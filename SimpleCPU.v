==> flow/design.v <==
`timescale 1ns / 1ps
module SimpleCPU(clk, rst, data_fromRAM, wrEn, addr_toRAM, data_toRAM, pCounter);
parameter ADDR_LEN = 14;
input clk, rst;
input wire [31:0] data_fromRAM;
output reg wrEn;
output reg [ADDR_LEN-1:0] addr_toRAM;
output reg [31:0] data_toRAM;
output reg [ADDR_LEN-1:0] pCounter;
reg [ADDR_LEN-1:0] pCounterNext;
reg [ 3:0] opcode, opcodeNext;
reg [13:0] operand1, operand2, operand1Next, operand2Next;
reg [31:0] num1, num2, num1Next, num2Next;
reg [ 2:0] state, stateNext;
always @(posedge clk)begin
	state    <= #1 stateNext;
	pCounter <= #1 pCounterNext;
	opcode   <= #1 opcodeNext;
	operand1 <= #1 operand1Next;
	operand2 <= #1 operand2Next;
	num1     <= #1 num1Next;
	num2     <= #1 num2Next;
end
always @*begin
	stateNext    = state;
	pCounterNext = pCounter;
	opcodeNext   = opcode;
	operand1Next = operand1;
	operand2Next = operand2;
	num1Next     = num1;
	num2Next     = num2;
	addr_toRAM   = 0;
	wrEn         = 0;
	data_toRAM   = 0;
if(rst)
	begin
	stateNext    = 0;
	pCounterNext = 0;
	opcodeNext   = 0;
	operand1Next = 0;
	operand2Next = 0;
	num1Next     = 0;
	num2Next     = 0;
	addr_toRAM   = 0;
	wrEn         = 0;
	data_toRAM   = 0;
	end
else 
	case(state)                       
		0: begin  
			pCounterNext = pCounter;
			opcodeNext   = opcode;
			operand1Next = 0;
			operand2Next = 0;
			addr_toRAM   = pCounter;
			num1Next     = 0;
			num2Next     = 0;
			wrEn         = 0;
			data_toRAM   = 0;
			stateNext    = 1;
		end 
		1:begin  
			pCounterNext = pCounter;
			opcodeNext   = data_fromRAM[31:28];
			operand1Next = data_fromRAM[27:14];
			operand2Next = data_fromRAM[13: 0];
			addr_toRAM   = data_fromRAM[27:14];
			num1Next     = 0;
			num2Next     = 0;
			wrEn         = 0;
			data_toRAM   = 0;
			case(opcodeNext)
				4'b0000: stateNext = 2;  
				4'b0001: stateNext = 4;  
				4'b0010: stateNext = 2;  
				4'b0011: stateNext = 4;  
				4'b0100: stateNext = 2;  
				4'b0101: stateNext = 4;  
				4'b0110: stateNext = 2;  
				4'b0111: stateNext = 4;  
				4'b1000: stateNext = 2;  
				4'b1001: stateNext = 4;  
				4'b1010: stateNext = 5;  
				4'b1011: stateNext = 5;  
				4'b1100: stateNext = 2;  
				4'b1101: stateNext = 4;  
				4'b1110: stateNext = 2;  
				4'b1111: stateNext = 4;  
			endcase
		end
		2: begin  
			pCounterNext = pCounter;
			opcodeNext   = opcode;
			operand1Next = operand1;
			operand2Next = operand2;
			addr_toRAM   = operand2;
			num1Next     = data_fromRAM;
			num2Next     = 0;
			wrEn         = 0;
			data_toRAM   = 0;
			stateNext    = 3;
		end
		3: begin  
			pCounterNext = pCounter + 1;
			opcodeNext   = opcode;
			operand1Next = operand1;
			operand2Next = operand2;
			num1Next     = num1;
			num2Next     = data_fromRAM;
			addr_toRAM   = operand1;
			wrEn         = 1;
			if(data_fromRAM == 0) begin
				pCounterNext = num1;
				data_toRAM   = 0;
				addr_toRAM   = 0;
				wrEn         = 0;
			end
			case(opcode)
				4'b0000: data_toRAM = num1 + data_fromRAM;
				4'b0010: data_toRAM = ~(num1 & data_fromRAM);
				4'b0100: data_toRAM = (data_fromRAM < 32) ? ((num1) >> (data_fromRAM)) : ((num1) << ((data_fromRAM) - 32));
				4'b0110: data_toRAM = num1 < data_fromRAM;
				4'b1000: data_toRAM = data_fromRAM; 
				4'b1110: data_toRAM = num1 * data_fromRAM;
			endcase
			stateNext = 0;
		end
		4: begin 
			pCounterNext = pCounter + 1;
			opcodeNext   = opcode;
			operand1Next = operand1;
			operand2Next = operand2;
			addr_toRAM   = operand1;
			num1Next     = data_fromRAM;
			num2Next     = operand2;
			wrEn         = 1;
			if(opcode == 4'b1101) begin
				pCounterNext = data_fromRAM + operand2;
				data_toRAM   = 32'hFFFF_FFFF;
				wrEn         = 0;
			end
			case(opcode)
				4'b0001: data_toRAM = data_fromRAM + operand2;
				4'b0011: data_toRAM = ~(data_fromRAM & operand2);
				4'b0101: data_toRAM = (operand2 < 32) ? ((data_fromRAM) >> (operand2)) : ((data_fromRAM) << ((operand2)-32));
				4'b0111: data_toRAM = data_fromRAM < operand2;
				4'b1001: data_toRAM = operand2; 
				4'b1111: data_toRAM = data_fromRAM * operand2;
			endcase
			stateNext = 0;
		end
		5: begin
			pCounterNext = pCounter;
			opcodeNext   = opcode;
			operand1Next = operand1;
			operand2Next = operand2;
			addr_toRAM   = operand2;
			num1Next     = data_fromRAM;
			num2Next     = 0;
			wrEn         = 0;
			data_toRAM   = 0;
			stateNext    = 6;
		end
		6: begin
			pCounterNext = pCounter; 
			opcodeNext   = opcode;
			operand1Next = operand1;
			operand2Next = operand2;
			num1Next     = num1;
			num2Next     = data_fromRAM;
			wrEn         = 0;
			data_toRAM   = 0;
			case(opcode)
				4'b1010: addr_toRAM = data_fromRAM;
				4'b1011: addr_toRAM = num1;
			endcase
			stateNext    = 7;
		end
		7: begin
			pCounterNext = pCounter + 1;
			operand1Next = operand1;
			operand2Next = operand2;
			opcodeNext   = opcode;
			wrEn         = 1;
			if(opcode == 4'b1010) begin
				num1Next     = num1;
				num2Next     = data_fromRAM;
				data_toRAM   = data_fromRAM;
				addr_toRAM   = operand1;
			end
			if(opcode == 4'b1011) begin
				num2Next     = num2;
				data_toRAM   = num2;
				addr_toRAM   = num1;
			end
			stateNext = 0;
		end
		default: begin
			stateNext    = 0;
			pCounterNext = 0;
			opcodeNext   = 0;
			operand1Next = 0;
			operand2Next = 0;
			num1Next     = 0;
			num2Next     = 0;
			addr_toRAM   = 0;
			wrEn         = 0;
			data_toRAM   = 0;
		end
	endcase
end
endmodule
-- Step by step through the tools: SimpleCPU
Tool output for the design above, in the order of the flow.
Lines are those of the file above, counted from 1.
Cell names lack the library's common part.
A cell with n/a has no value.
- top: SimpleCPU
- clock port: clk
- library: sky130hd
- corner: tt_025C_1v80

-- Word level
Source: Yosys, flattened and elaborated, memories not mapped. Widths are those after wreduce. Registers that Yosys merges into a memory's read port (data or address) are not register bits. Print and check cells do not count. Equal cells are merged and count once.
Yosys's memory passes give these memory sizes; they may raise the number of words (mostly to a power of two), join words into wider ones and drop unused or constant bits.
- add/subtract/negate cells: 5
- $mul: 2
- div/mod/pow operators at 0
- noted $lt $le $gt $ge: 4
- eq/ne operators: 23
- shift-type cells at 4
- noted mux-type cells: 30
- noted bitwise operators: 4
- reduce/logical cells: 14
- operators by type and width (operator ; number):
    multiplier 32 x 32 -> 32 bit ; 1
    multiplier 32 x 14 -> 32 bit ; 1
    case mux 32 bit (select 6 bit) ; 2
    case mux 32 bit (select 4 bit) ; 2
    two-way mux 32 bit ; 8
    case mux 14 bit (select 7 bit) ; 1
    case mux 14 bit (select 2 bit) ; 3
    two-way mux 14 bit ; 6
    left shift 32 x 32 -> 32 bit ; 2
    inverter 32 bit ; 2
    case mux 32 bit (select 2 bit) ; 1
    case mux 14 bit (select 3 bit) ; 1
    adder 32 x 14 -> 32 bit ; 1
    less-than comparator 32 x 14 -> 1 bit ; 1
    AND 32 x 14 -> 32 bit ; 1
    >> shifter 32 x 14 -> 32 bit ; 1
    adder 32 bit ; 1
    less-than comparator 32 bit ; 1
    AND 32 bit ; 1
    >> shifter 32 x 32 -> 32 bit ; 1
    subtractor 32 x 6 -> 32 bit with constant B ; 1
    less-than comparator 32 x 6 -> 1 bit with constant B ; 1
    logical NOT 32 bit ; 1
    equality test 4 bit with constant B ; 7
    case mux 3 bit (select 6 bit) ; 1
    equality test 4 x 3 -> 1 bit with constant B ; 4
    subtractor 14 x 6 -> 15 bit with constant B ; 1
    adder 14 x 1 -> 14 bit with constant B ; 1
Other operator kinds: 19; their cells: 31.
- register bits at 113
- bits in latches: 0
- noted bits in writable memories: 0
- memory bits (read-only) at 48
- word width x clocked read ports: 0
- noted memories: 1
- noted input port bits: 34
- noted output and inout port bits: 61
- word-level cells at 94
- memory list (memory ; words ; bits a word ; read ports ; wr ports ; RTL line ; source):
    (name not given) ; 16 ; 3 ; 1 ; 0 ; 72 ; case(opcodeNext)

-- Logic depth
Longest topological path by Yosys (ltp), each cell counted once; first at word level (registers and memories cut), then after technology mapping (sequential cells cut; the memories' decode and read muxes count).
- word-level depth: 6
- noted ABC_AREA: 0
- mapped depth: 31
- gate-level depth less buffers at 29

-- Mapped cells and area
Source: synth_stat.txt of the flow (Yosys; design flattened, memories mapped). It holds for the ABC_AREA given above (unset counts as 0); a run with the other value may have another netlist.
Totals and module areas in this step are rounded.
- mapped cells: 5572
- noted chip area (Yosys): 43100 um2
- sequential part of the area: 2260 um2
- flip-flops at 113
- buffer cells: 428
- cell types (type ; number ; total area (um2)):
    fa_1 ; 682 ; 1.37E+04
    ha_1 ; 277 ; 3.47E+03
    inv_1 ; 743 ; 2.79E+03
    nand2_1 ; 661 ; 2481.13
    dfxtp_1 ; 113 ; 2262.17
    nor2_1 ; 527 ; 1.98E+03
    a21oi_1 ; 333 ; 1.67E+03
    and2_1 ; 265 ; 1657.84
    xnor2_1 ; 149 ; 1.31E+03
    clkbuf_1 ; 312 ; 1.17E+03
    mux2i_1 ; 94 ; 940.902
    o21ai_0 ; 167 ; 835.802
    a221oi_1 ; 81 ; 709.43
    a22oi_1 ; 73 ; 548.026
    nor3_1 ; 104 ; 520.499
    a211oi_1 ; 65 ; 487.968
    a31oi_1 ; 76 ; 475.456
    xor2_1 ; 47 ; 411.645
Other cell types: 68; their cells: 803.

-- Timing after synthesis
OpenSTA on the mapped netlist: ideal clock, no wires. The path of least setup slack (recovery checks aside). Input and output delay are each 20% of the period. Register names are those of the netlist, which keeps one name where synthesis merged equal registers.
- kind: input-to-output
- start: in data_fromRAM[3]
- end: out data_toRAM[30]
- period: 16800 ps
- noted external input delay: 3360 ps
- output delay: 3360 ps
- launch time at the first pin: 3360 ps
- arrival: 10969 ps
- noted required time: 13440 ps
- noted path slack: 2471 ps
- noted path delay: 7609 ps
- noted stages: 31
- path buffers at 5
- synthesis period reached at 14329 ps
"path delay" = arrival - input delay + setup time.
A path that ends at an output port has no setup time.
"stages": output pins that drive a net of the path, with the launching flip-flop's if there is one; two outputs of one cell count as two.
"synthesis period reached" is the clock period less the worst setup slack; recovery checks do not enter. This is arithmetic on one report: input and output delays are still those of the set period (20% each).
- path through: clkbuf_1 > clkbuf_1 > clkbuf_1 > clkbuf_1 > clkbuf_1 > and2_1 > fa_1 > inv_1 > fa_1 > fa_1 > fa_1 > inv_1 > fa_1 > inv_1 > fa_1 > inv_1 > fa_1 > fa_1 > ha_1 > a21oi_1 > nor2b_1 > a41oi_1 > a21oi_1 > a21oi_1 > o21ai_0 > a21o_1 > o31a_1 > a31oi_1 > xnor2_1 > a21oi_1 > o32ai_1
- RTL lines, path post-synthesis (what ; RTL line ; source):
    start: declaration ; 5 ; input wire [31:0] data_fromRAM;
    end: declaration ; 8 ; output reg [31:0] data_toRAM;
No chain of elaborated cells between the ends is given.

## Implementation results

Design SimpleCPU on sky130hd. What follows are 2 stored runs of the flow, each under its own settings; their order means nothing. The constraints put input and output delay at 20% of the set period each and load the outputs with 0.01 pF.

Flow run 1

==> flow/run.sh <==
#!/bin/bash
# the make line also repeats the synthesis and layout settings of config.mk as NAME=value (left out here)
make -C /OpenROAD-flow-scripts/flow DESIGN_CONFIG=/design/flow/config.mk WORK_HOME=/design/flow/orfs CLKGATE_MAP_FILE= finish
==> flow/config.mk <==
export PLATFORM = sky130hd
export DESIGN_NAME = SimpleCPU
export DESIGN_NICKNAME = SimpleCPU
export VERILOG_FILES = /design/flow/design.v
export SDC_FILE = /design/flow/constraint.sdc
export NUM_CORES = 4
export LEC_CHECK = 0
export CAP_MARGIN = 25
export CELL_PAD_IN_SITES_DETAIL_PLACEMENT = 1
export CORE_ASPECT_RATIO = 0.82
export CORE_MARGIN = 2
export CORE_UTILIZATION = 54
export CTS_CLUSTER_DIAMETER = 115
export GPL_ROUTABILITY_DRIVEN = 1
export GPL_TIMING_DRIVEN = 0
export MAX_ROUTING_LAYER = met4
export MIN_ROUTING_LAYER = met2
export PLACE_DENSITY_LB_ADDON = 0.06
export SETUP_SLACK_MARGIN = 3.97
export SLEW_MARGIN = 20
==> flow/constraint.sdc <==
create_clock -name core_clock -period 14.8 [get_ports {clk}]
set_input_delay 2.9600 -clock core_clock [delete_from_list [all_inputs] [get_ports {clk}]]
set_output_delay 2.9600 -clock core_clock [all_outputs]
set_load 0.01 [all_outputs]

Flow run 1: unfinished; error DPL-0033 in clock tree synthesis.

Flow run 2

==> flow/run.sh <==
#!/bin/bash
# the make line also repeats the synthesis and layout settings of config.mk as NAME=value (left out here)
make -C /OpenROAD-flow-scripts/flow DESIGN_CONFIG=/design/flow/config.mk WORK_HOME=/design/flow/orfs CLKGATE_MAP_FILE= finish
==> flow/config.mk <==
export PLATFORM = sky130hd
export DESIGN_NAME = SimpleCPU
export DESIGN_NICKNAME = SimpleCPU
export VERILOG_FILES = /design/flow/design.v
export SDC_FILE = /design/flow/constraint.sdc
export NUM_CORES = 4
export LEC_CHECK = 0
export ABC_AREA = 1
export CAP_MARGIN = 20
export CELL_PAD_IN_SITES_GLOBAL_PLACEMENT = 2
export CORE_ASPECT_RATIO = 1.32
export CORE_MARGIN = 9
export CORE_UTILIZATION = 63
export GPL_TIMING_DRIVEN = 0
export MIN_ROUTING_LAYER = met2
export PLACE_DENSITY_LB_ADDON = 0.23
export SLEW_MARGIN = 20
export TNS_END_PERCENT = 70
==> flow/constraint.sdc <==
create_clock -name core_clock -period 8.86 [get_ports {clk}]
set_input_delay 1.7720 -clock core_clock [delete_from_list [all_inputs] [get_ports {clk}]]
set_output_delay 1.7720 -clock core_clock [all_outputs]
set_load 0.01 [all_outputs]

Flow run 2: unfinished; error FLW-0024 in placement.
